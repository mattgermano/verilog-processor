==> flow/design.v <==
module PC_m(
	output reg[31:0] PC,
	input signed[31:0] immediate, input Uncondbranch, input Branch, input zeroFlag, input clock);
	initial begin
		PC <= 0;
	end
	always@(posedge clock) begin
		if((Uncondbranch | (zeroFlag & Branch)) == 1) begin
			PC <= PC + (immediate << 2);
		end  
		else begin
			PC <= PC + 4;
		end  
	end  
endmodule
**From RTL to reports: PC_m**

Tool output for the design above, in the order of the flow.
Line numbers count from 1 in the design file above.
Cell names lack the library's common part.
The mark n/a stands for no value.

- Top module: PC_m
- Clock: clock
- Cell library: sky130hd
- Library corner: tt_025C_1v80

**After elaboration**

Yosys after proc, flatten, opt, wreduce and memory -nomap, before mapping. Enables and synchronous resets that opt folds into registers are not counted as muxes. Memory bits, and registers merged into a memory's read port (data or address), are not among the register bits. Print and check cells are not counted. Equal cells are merged and count once.

- Add/subtract/negate cells: 2
- Multipliers: 0
- Divide/modulo/power cells: 0
- Order comparisons: 0
- Equal/unequal tests: 1
- Shift-type cells: 0
- Mux-type cells: 1
- Bitwise gates (word level): 2
- Reductions and logical operators: 0

Operators with widths:

| kind | number |
|---|---|
| adder 32 x 3 -> 32 bit (second input constant) | 1 |
| adder 32 bit | 1 |
| two-way mux 32 bit | 1 |
| == test 1 bit (second input constant) | 1 |
| AND 1 bit | 1 |
| bitwise OR 1 bit | 1 |

- Flip-flop bits (word level): 32
- Bits in latches: 0
- RAM bits: 0
- Memory bits (read-only): 0
- Word width x clocked read ports: 0
- Memories: 0
- Bits of input ports: 36
- Output and inout bits: 32

**Longest topological paths**

Longest topological path by Yosys (ltp), each cell counted once; first at word level (registers and memories cut), then after technology mapping (sequential cells cut; the memories' decode and read muxes count).

- Word-level depth: 4
- ABC_AREA: 0
- Mapped depth: 14
- Gate-level depth less buffers: 12

**Mapped cells and area**

The flow's flattened synthesis, as Yosys stat reports it; memories are mapped. The netlist is that of the ABC_AREA named above (0 if unset); the other value can give another one.
Totals and module areas in this step are rounded.

- Cell count: 288
- Synthesis area: 2434 um^2
- Sequential area: 600.6 um^2
- Flip-flop cells: 30
- Buffers: 14

Cells by type:

| cell type | number | area in all (um^2) |
|---|---|---|
| dfxtp_1 | 30 | 600.576 |
| ha_1 | 29 | 362.848 |
| nor2b_1 | 28 | 175.168 |
| xnor2_1 | 20 | 175.168 |
| a21oi_1 | 27 | 135.13 |
| a21o_1 | 17 | 127.622 |
| nand2_1 | 21 | 78.826 |
| xor2_1 | 8 | 70.067 |
| nor2_1 | 13 | 48.797 |
| a21oi_2 | 4 | 35.034 |
| and4_1 | 4 | 35.034 |
| o21ai_0 | 7 | 35.034 |
| nand4_1 | 5 | 31.28 |
| a211oi_1 | 4 | 30.029 |
| inv_1 | 8 | 30.029 |
| nand3_1 | 6 | 30.029 |
| o21bai_1 | 4 | 30.029 |
| a211o_1 | 3 | 26.275 |

Other cell types: 30; their cells: 50.

**Worst setup path after synthesis**

Path of least setup slack by OpenSTA after synthesis, without wires, with an ideal clock, recovery checks aside; 20% of the period is set as input and as output delay. Where synthesis merged equal registers, the netlist keeps one of their names.

- Kind: input port to flip-flop
- Start: in zeroFlag
- End: reg PC[28]
- Clock period: 3.27 ns
- Input delay: 0.654 ns
- Library setup time: 0.126 ns
- Time at the first pin: 0.654 ns
- Arrival: 3.363 ns
- Required time: 3.144 ns
- Slack: -0.218 ns
- Delay of the path: 2.835 ns
- Stages on the path: 14
- Synthesis period reached: 3.488 ns

"delay of the path" is the arrival time less input delay plus setup time.
"stages on the path": output pins that drive a net of the path, with the launching flip-flop's if there is one; two outputs of one cell count as two.
"synthesis period reached" is the clock period less the worst setup slack; recovery checks do not enter. This is arithmetic on one report: input and output delays are still those of the set period (20% each).
The rows between start and end are the longest chain of elaborated cells between them; the timing report does not say that the signal goes this way. Where chains are equally long, one stands for them.
A line is the first line of the expression or statement that the cell stems from. Yosys adds cells for indexed reads and writes and turns some case tables into memories.

- Cell sequence: a21oi_1 clkbuf_1 clkbuf_1 or2_2 ha_1 inv_1 fa_1 nand2b_1 a21oi_2 o21ai_1 a2111oi_0 o22a_2 a221oi_2 xnor2_1
- Cells in the longest elaborated chain: 4
- Elaborated cells between the ends (all ways): 4
- Classes of those cells: 1 x eq/ne; 1 x mux; 2 x logic

RTL lines, path after synthesis:

| element | line | source |
|---|---|---|
| start: declaration | 3 | `input signed[31:0] immediate, input Uncondbranch, input Branch, input zeroFlag, input clock);` |
| AND 1 bit | 8 | `if((Uncondbranch \| (zeroFlag & Branch)) == 1) begin` |
| bitwise OR 1 bit | 8 |  |
| == test 1 bit | 8 |  |
| two-way mux 32 bit | 8 |  |
| end: assignment | 9 | `PC <= PC + (immediate << 2);` |
| end: assignment | 12 | `PC <= PC + 4;` |
| end: declaration | 2 | `output reg[31:0] PC,` |

**Path in the finished layout**

From the final timing report of run A: the path of least setup slack in the routed layout; clock arrival at registers is part of the times.

- Kind: input port to flip-flop
- Start: in Branch
- End: reg PC[28]
- Clock period: 6.15 ns
- Input delay: 1.23 ns
- Library setup time: 0.11 ns
- Time at the first pin: 1.23 ns
- Arrival: 4.49 ns
- Required time: 6.32 ns
- Slack: 1.83 ns
- Stages on the path: 13

The rows between start and end are the longest chain of elaborated cells between them; the timing report does not say that the signal goes this way. Where chains are equally long, one stands for them.

- Cell sequence: clkdlybuf4s50_1 a21oi_2 or2_2 ha_1 inv_1 fa_1 nand2b_1 a21oi_2 o21ai_1 a2111oi_0 o22a_2 a221oi_2 xnor2_1
- Cells in the longest elaborated chain: 4
- Elaborated cells between the ends (all ways): 4
- Classes of those cells: 1 x eq/ne; 1 x mux; 2 x logic

RTL lines, path after layout:

| element | line | source |
|---|---|---|
| start: declaration | 3 | `input signed[31:0] immediate, input Uncondbranch, input Branch, input zeroFlag, input clock);` |
| AND 1 bit | 8 | `if((Uncondbranch \| (zeroFlag & Branch)) == 1) begin` |
| bitwise OR 1 bit | 8 |  |
| == test 1 bit | 8 |  |
| two-way mux 32 bit | 8 |  |
| end: assignment | 9 | `PC <= PC + (immediate << 2);` |
| end: assignment | 12 | `PC <= PC + 4;` |
| end: declaration | 2 | `output reg[31:0] PC,` |

--- measured runs ---
2 stored runs of PC_m in the flow (synthesis by Yosys, layout by OpenROAD, sky130hd cells), in arbitrary order. Constraints: input delay and output delay 20% of the set period each, output load 0.01 pF.
"achieved period" means the clock period less the worst setup slack. The figure is calculated, with input and output delays left at 20% of the set period.
"critical path time": the worst setup path's part of the clock period (all of it between registers, 20% less for each end at a port) less its slack. A launch clock that arrives late makes it longer, a capture clock that arrives late makes it shorter.
By "power" is meant OpenSTA's value without simulated activity: inputs other than the clock are taken to toggle once in ten clock periods, and the tool carries that through the logic.
Results are given in rounded form.

### Run A

Settings: `period_ns=6.15`, `CAP_MARGIN=20`, `CORE_MARGIN=2`, `CORE_UTILIZATION=40`, `SLEW_MARGIN=20`

- Total negative setup slack: 0.000 ns
- Power: 1660 uW
- Overall die area: 6724 um^2
- Achieved period: 4.318 ns
- Std-cell area (final layout): 3186 um^2
- Post-synthesis cell area: 2434 um^2
- Worst-case hold slack: 0.486 ns
- Setup slack of the worst path: 1.832 ns
- Utilization of the finished layout: 0.541
- Critical path time: 3.09 ns
- Critical path type: input port to flip-flop

### Run B

Settings: `period_ns=3.6`, `CORE_UTILIZATION=70`, `SETUP_SLACK_MARGIN=0.65`, `PLACE_DENSITY_LB_ADDON=0.14`, `CELL_PAD_IN_SITES_GLOBAL_PLACEMENT=2`, `CELL_PAD_IN_SITES_DETAIL_PLACEMENT=1`, `GPL_TIMING_DRIVEN=1`, `GPL_ROUTABILITY_DRIVEN=1`, `CTS_CLUSTER_DIAMETER=251`, `CAP_MARGIN=20`, `CORE_MARGIN=2`, `SLEW_MARGIN=20`

Did not finish, placement stopped with FLW-0024.
--- end ---
